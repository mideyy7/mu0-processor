==> flow/design.v <==
`timescale 1ns/100ps 
module MU0_Alu (
               input  logic  [15:0]  X, 
               input  logic  [15:0]  Y, 
               input  logic  [1:0]   M, 
               output logic  [15:0]  Q
	       );
localparam zero = 2'b00;
localparam one = 2'b01;
localparam two = 2'b10;
localparam three = 2'b11;
always_comb
begin
case (M)
	zero: Q = Y;				 
	one: Q = X + Y;			 
	two: Q = X + 1;			 
	three: Q = X + (~Y + 1);  
	default: Q = 16'hxxxx;
endcase
end
endmodule 
`timescale 1ns/100ps
module MU0_Datapath(
input  logic        Clk,
input  logic        Reset,
input  logic [15:0] Din,
input  logic        X_sel,
input  logic        Y_sel,
input  logic        Addr_sel,
input  logic        PC_En,
input  logic        IR_En,
input  logic        Acc_En,
input  logic [1:0]  M,
output logic [3:0]  F,			 
output logic [11:0] Address,
output logic [15:0] Dout,
output logic        N,
output logic        Z,
output logic [11:0] PC,
output logic [15:0] Acc);
logic [15:0] X;
logic [15:0] IR;
logic [15:0] ALU;
logic [15:0] Y;
MU0_Reg16 ACCReg(.Clk(Clk), .Reset(Reset), .En(Acc_En), .D(ALU), .Q(Acc));
MU0_Reg12 PCReg(.Clk(Clk), .Reset(Reset), .En(PC_En),  .D(ALU[11:0]), .Q(PC));
MU0_Reg16 IRReg(.Clk(Clk), .Reset(Reset), .En(IR_En), .D(Din), .Q(IR));
MU0_Mux16 XMux(.A(Acc), .B({4'b0000, PC}), .S(X_sel), .Q(X));
MU0_Mux16 YMux(.A(Din), .B(IR),  .S(Y_sel), .Q(Y));
MU0_Mux12 AddrMux(.A(PC), .B(IR[11:0]), .S(Addr_sel), .Q(Address));
MU0_Alu MU0_ALU(.X(X), .Y(Y), .M(M), .Q(ALU));			
MU0_Flags FLAGS(.Acc(Acc), .N(N), .Z(Z));
assign Dout = X;
assign F = IR[15:12];
endmodule 
`timescale 1ns/100ps
module MU0_Flags (
input  logic [15:0]  Acc, 
output logic          N, 
output logic          Z
);
always @(*)
 begin
   Z = ~|Acc;      
   N = Acc[15];    
 end
endmodule 
`timescale 1ns/100ps
module MU0_Mux12 (
input  logic [11:0] A, 
input  logic [11:0] B, 
input  logic        S, 
output logic [11:0] Q);
localparam zero = 1'b0;
localparam one = 1'b1;
always_comb
begin
	case(S)			
		zero: Q = A;	 
		one: Q = B;	 
		default: Q = 12'hxxx;
	endcase
end
endmodule 
`timescale 1ns/100ps
module MU0_Mux16 (
input  logic  [15:0] A, 
input  logic  [15:0] B, 
input  logic         S, 
output logic  [15:0]  Q
);
localparam zero = 1'b0;
localparam one = 1'b1;
always_comb
begin
	case(S)			
		zero: Q = A;	 
		one: Q = B;	 
		default: Q = 16'hxxxx;
	endcase
end
endmodule 
`timescale 1ns/100ps
module MU0_Reg12 (
input  logic          Clk, 
input  logic          Reset,     
input  logic          En, 
input  logic   [11:0] D, 
output logic   [11:0] Q
);
always_ff @ (posedge Clk, posedge Reset)	 
begin
 	if (Reset) Q <= 12'h000;			 
	else if (En) Q <= D;				 
end
endmodule 
`timescale 1ns/100ps
module MU0_Reg16 (
input  logic         Clk, 
input  logic         Reset,     
input  logic         En, 
input  logic  [15:0] D, 
output logic  [15:0] Q
 );
always_ff @ (posedge Clk, posedge Reset)	 
begin
 	if (Reset) Q <= 16'h0000;				 
	else if (En) Q <= D;					 
end
endmodule  
From RTL to reports: MU0_Datapath
Tool output for the design above, in the order of the flow.
Line numbers count from 1 in the design file above.
Operators: Yosys type, input widths -> output width; for muxes data width and select width s.
Library cell names are shortened.
{"block": "inputs", "design": "MU0_Datapath", "clock": "Clk", "lib": "sky130hd", "corner": "tt_025C_1v80"}

Elaborated design
Source: Yosys, flattened and elaborated, memories not mapped. Widths are those after wreduce. Registers that Yosys merges into a memory's read port (data or address) are not register bits. Print and check cells do not count. Equal cells are merged and count once.
{"block": "classes", "addsub": 4, "eq_ne": 3, "n_mux": 4, "logic": 4, "n_reduce_logical": 3}
{"block": "ops", "op": "$pmux 16 s4", "count": 1}
{"block": "ops", "op": "$pmux 16 s2", "count": 2}
{"block": "ops", "op": "$add 16x1->16 const B", "count": 2}
{"block": "ops", "op": "$add 16x16->16", "count": 2}
{"block": "ops", "op": "$pmux 12 s2", "count": 1}
{"block": "ops", "op": "$not 16->16", "count": 1}
{"block": "ops", "op": "$reduce_or 16->1", "count": 1}
{"block": "ops", "op": "$eq 2x2->1 const B", "count": 2}
{"block": "ops", "op": "$not 1->1", "count": 3}
{"block": "ops", "op": "$eq 2x1->1 const B", "count": 1}
{"block": "ops", "op": "$logic_not 2->1", "count": 1}
{"block": "ops", "op": "$logic_not 1->1", "count": 1}
{"block": "bits", "ff_bits": 44, "out_inout_bits": 62, "word_cells": 21}

Logic depth
Yosys ltp: most cells in a row. Word level: on the elaborated netlist, between registers, memories and ports. Mapped: between sequential cells and ports; inverters and the memories' decode and read muxes count.
{"block": "depth", "depth_word": 6, "abc_area": 0, "mapped_depth": 13, "depth_no_buf": 13}

Synthesis result
Source: synth_stat.txt of the flow (Yosys; design flattened, memories mapped). It holds for the ABC_AREA given above (unset counts as 0); a run with the other value may have another netlist.
The area totals of this step are shown rounded.
{"block": "mapped", "stdcells": 421, "area_um2": 3910, "seqArea_um2": 1100, "flip_flops": 44, "buffers": 20}
{"block": "types", "cell": "dfrtp_1", "count": 44}
{"block": "types", "cell": "mux2_2", "count": 46}
{"block": "types", "cell": "ha_1", "count": 33}
{"block": "types", "cell": "mux2i_1", "count": 21}
{"block": "types", "cell": "xnor2_1", "count": 19}
{"block": "types", "cell": "a21oi_1", "count": 31}
{"block": "types", "cell": "nor2_1", "count": 32}
{"block": "types", "cell": "o21ai_0", "count": 20}
{"block": "types", "cell": "nand2_1", "count": 25}
{"block": "types", "cell": "inv_1", "count": 18}
{"block": "types", "cell": "a221oi_1", "count": 7}
{"block": "types", "cell": "xor2_1", "count": 7}
{"block": "types", "cell": "clkbuf_1", "count": 15}
{"block": "types", "cell": "nand3_1", "count": 11}
{"block": "types", "cell": "a21o_1", "count": 7}
{"block": "types", "cell": "o21a_1", "count": 7}
{"block": "types", "cell": "nor2b_1", "count": 7}
{"block": "types", "cell": "a221o_1", "count": 4}
Not listed: further types 36, cells in them 67.
The figures by module come from a second, unflattened synthesis with its own total; it is not the netlist above.
{"block": "unflattened", "hier_cells": 410, "area_unflattened_um2": 4380}
Rows give one instance, submodules left out.
{"block": "by_module", "mod": "MU0_Alu", "instances": 1, "n_cells": 258, "area_um2": 1860, "seq_area_um2": 0.0}
{"block": "by_module", "mod": "MU0_Reg16", "instances": 2, "n_cells": 35, "area_um2": 653, "seq_area_um2": 400}
{"block": "by_module", "mod": "MU0_Mux16", "instances": 2, "n_cells": 18, "area_um2": 249, "seq_area_um2": 0.0}
{"block": "by_module", "mod": "MU0_Reg12", "instances": 1, "n_cells": 26, "area_um2": 488, "seq_area_um2": 300}
{"block": "by_module", "mod": "MU0_Mux12", "instances": 1, "n_cells": 13, "area_um2": 184, "seq_area_um2": 0.0}
{"block": "by_module", "mod": "MU0_Flags", "instances": 1, "n_cells": 6, "area_um2": 41.3, "seq_area_um2": 0.0}
{"block": "by_module", "mod": "MU0_Datapath", "instances": 1, "n_cells": 1, "area_um2": 3.8, "seq_area_um2": 0.0}

Timing after synthesis
Source: OpenSTA report_checks on the synthesized netlist (no wires, ideal clock, input and output delay 20% of the period each), path of least setup slack; recovery checks are left aside. Register names are those of the netlist, which keeps one name where synthesis merged equal registers.
{"block": "synth_path", "kind": "input -> register", "start": "input X_sel", "end": "register ACCReg.Q[8]", "clock_period_ns": 5.65, "launch_ns": 1.130, "arrival_time_ns": 4.077, "t_required_ns": 5.529, "setup_slack_ns": 1.452, "delay_ns": 3.068, "path_stages": 13, "n_path_buf": 2, "synth_period_reached_ns": 4.198}
"delay_ns" = arrival - input delay + setup time.
"path_stages" counts driving pins, that of a launching flip-flop among them; a cell with two outputs on the path counts twice.
"synth_period_reached_ns" is the clock period less the worst setup slack; recovery checks do not enter. This is arithmetic on one report: input and output delays are still those of the set period (20% each).
Between the ends stands the longest chain of elaborated cells between them, by number of cells; it is not shown to be the way that was timed. Of several equally long chains one is given.
Each line given opens the expression or statement behind the cell; cells for indexed reads and writes are added by Yosys, which also makes memories of some case tables.
{"block": "synth_via", "path_cell_list": "clkbuf_1 clkbuf_1 mux2i_1 inv_1 fa_1 a21o_1 a21oi_2 o21bai_1 a21oi_2 o21bai_1 xor2_1 a221o_1 a22o_1", "elab_chain_len": 4}
{"block": "synth_lines", "element": "start, declared", "line_no": 28, "source": "input  logic        X_sel,"}
{"block": "synth_lines", "element": "$not 1->1", "line_no": 97, "source": "case(S)"}
{"block": "synth_lines", "element": "$pmux 16 s2", "line_no": 97}
{"block": "synth_lines", "element": "$add 16x16->16", "line_no": 18, "source": "three: Q = X + (~Y + 1);"}
{"block": "synth_lines", "element": "$pmux 16 s4", "line_no": 14, "source": "case (M)"}
{"block": "synth_lines", "element": "end, assigned", "line_no": 128, "source": "if (Reset) Q <= 16'h0000;"}
{"block": "synth_lines", "element": "end, assigned", "line_no": 129, "source": "else if (En) Q <= D;"}
{"block": "synth_lines", "element": "end, declared", "line_no": 124, "source": "output logic  [15:0] Q"}
Some nets on the timed path still bear RTL names; the line given drives or declares the net.
{"block": "synth_named_nets", "net": "Dout[1]", "line_no": 97}

Worst path after layout
From the final timing report of flow run A: the path of least setup slack in the routed layout; clock arrival at registers is part of the times.
{"block": "layout_path", "kind": "input -> register", "start": "input X_sel", "end": "register PCReg.Q[11]", "clock_period_ns": 3.86, "launch_ns": 0.77, "arrival_time_ns": 3.59, "t_required_ns": 4.04, "setup_slack_ns": 0.45, "path_stages": 13, "n_path_buf": 3}
Between the ends stands the longest chain of elaborated cells between them, by number of cells; it is not shown to be the way that was timed. Of several equally long chains one is given.
{"block": "layout_via", "path_cell_list": "clkbuf_4 clkbuf_8 mux2i_4 inv_1 ha_1 nor2b_1 o31ai_2 a21oi_2 a31oi_4 buf_4 xnor2_1 a22oi_1 a221oi_1", "elab_chain_len": 4}
{"block": "layout_lines", "element": "start, declared", "line_no": 28, "source": "input  logic        X_sel,"}
{"block": "layout_lines", "element": "$not 1->1", "line_no": 97, "source": "case(S)"}
{"block": "layout_lines", "element": "$pmux 16 s2", "line_no": 97}
{"block": "layout_lines", "element": "$add 16x16->16", "line_no": 18, "source": "three: Q = X + (~Y + 1);"}
{"block": "layout_lines", "element": "$pmux 16 s4", "line_no": 14, "source": "case (M)"}
{"block": "layout_lines", "element": "end, assigned", "line_no": 114, "source": "if (Reset) Q <= 12'h000;"}
{"block": "layout_lines", "element": "end, assigned", "line_no": 115, "source": "else if (En) Q <= D;"}
{"block": "layout_lines", "element": "end, declared", "line_no": 110, "source": "output logic   [11:0] Q"}

Add stored flow runs of MU0_Datapath

Below are 2 stored runs of the flow (Yosys, OpenROAD; platform sky130hd) on MU0_Datapath, each with its settings and what was measured, unordered. Constraints: input delay and output delay 20% of the set period each, output load 0.01 pF.
"worst_path_allowed_less_slack_ns" = time allowed to the worst setup path (clock period - input delay - output delay, where it has them) - its slack; a late launch clock adds to it, a late capture clock takes from it.
Measured values are rounded.

{"run": "flow run A", "settings": { "period_ns": 3.86, "CORE_UTILIZATION": 32, "SETUP_SLACK_MARGIN": 0.28, "PLACE_DENSITY_LB_ADDON": 0.07, "ABC_AREA": 0, "GPL_TIMING_DRIVEN": 0, "CTS_CLUSTER_SIZE": 61, "CAP_MARGIN": 25, "SLEW_MARGIN": 35, "CORE_MARGIN": 2 }, "results": { "post_synth_area_um2": 3910, "design_die_area_um2": 13100, "finish.stdcell_area_um2": 5340, "fin_util_pct": 44.6, "setup_ws_ns": 0.453, "tns_ns": 0.000, "final_hold_ws_ns": 0.531, "worst_path_allowed_less_slack_ns": 2.63, "critical_path_type": "input -> register" }}
{"run": "flow run B", "settings": { "period_ns": 3.36, "CORE_UTILIZATION": 68, "SETUP_SLACK_MARGIN": 0.49, "PLACE_DENSITY_LB_ADDON": 0.26, "CELL_PAD_IN_SITES_GLOBAL_PLACEMENT": 0, "TNS_END_PERCENT": 65, "GPL_TIMING_DRIVEN": 0, "CTS_CLUSTER_SIZE": 30, "CAP_MARGIN": 20, "CORE_MARGIN": 2, "SLEW_MARGIN": 20 }, "outcome": "incomplete, routing halted on GRT-0116"}
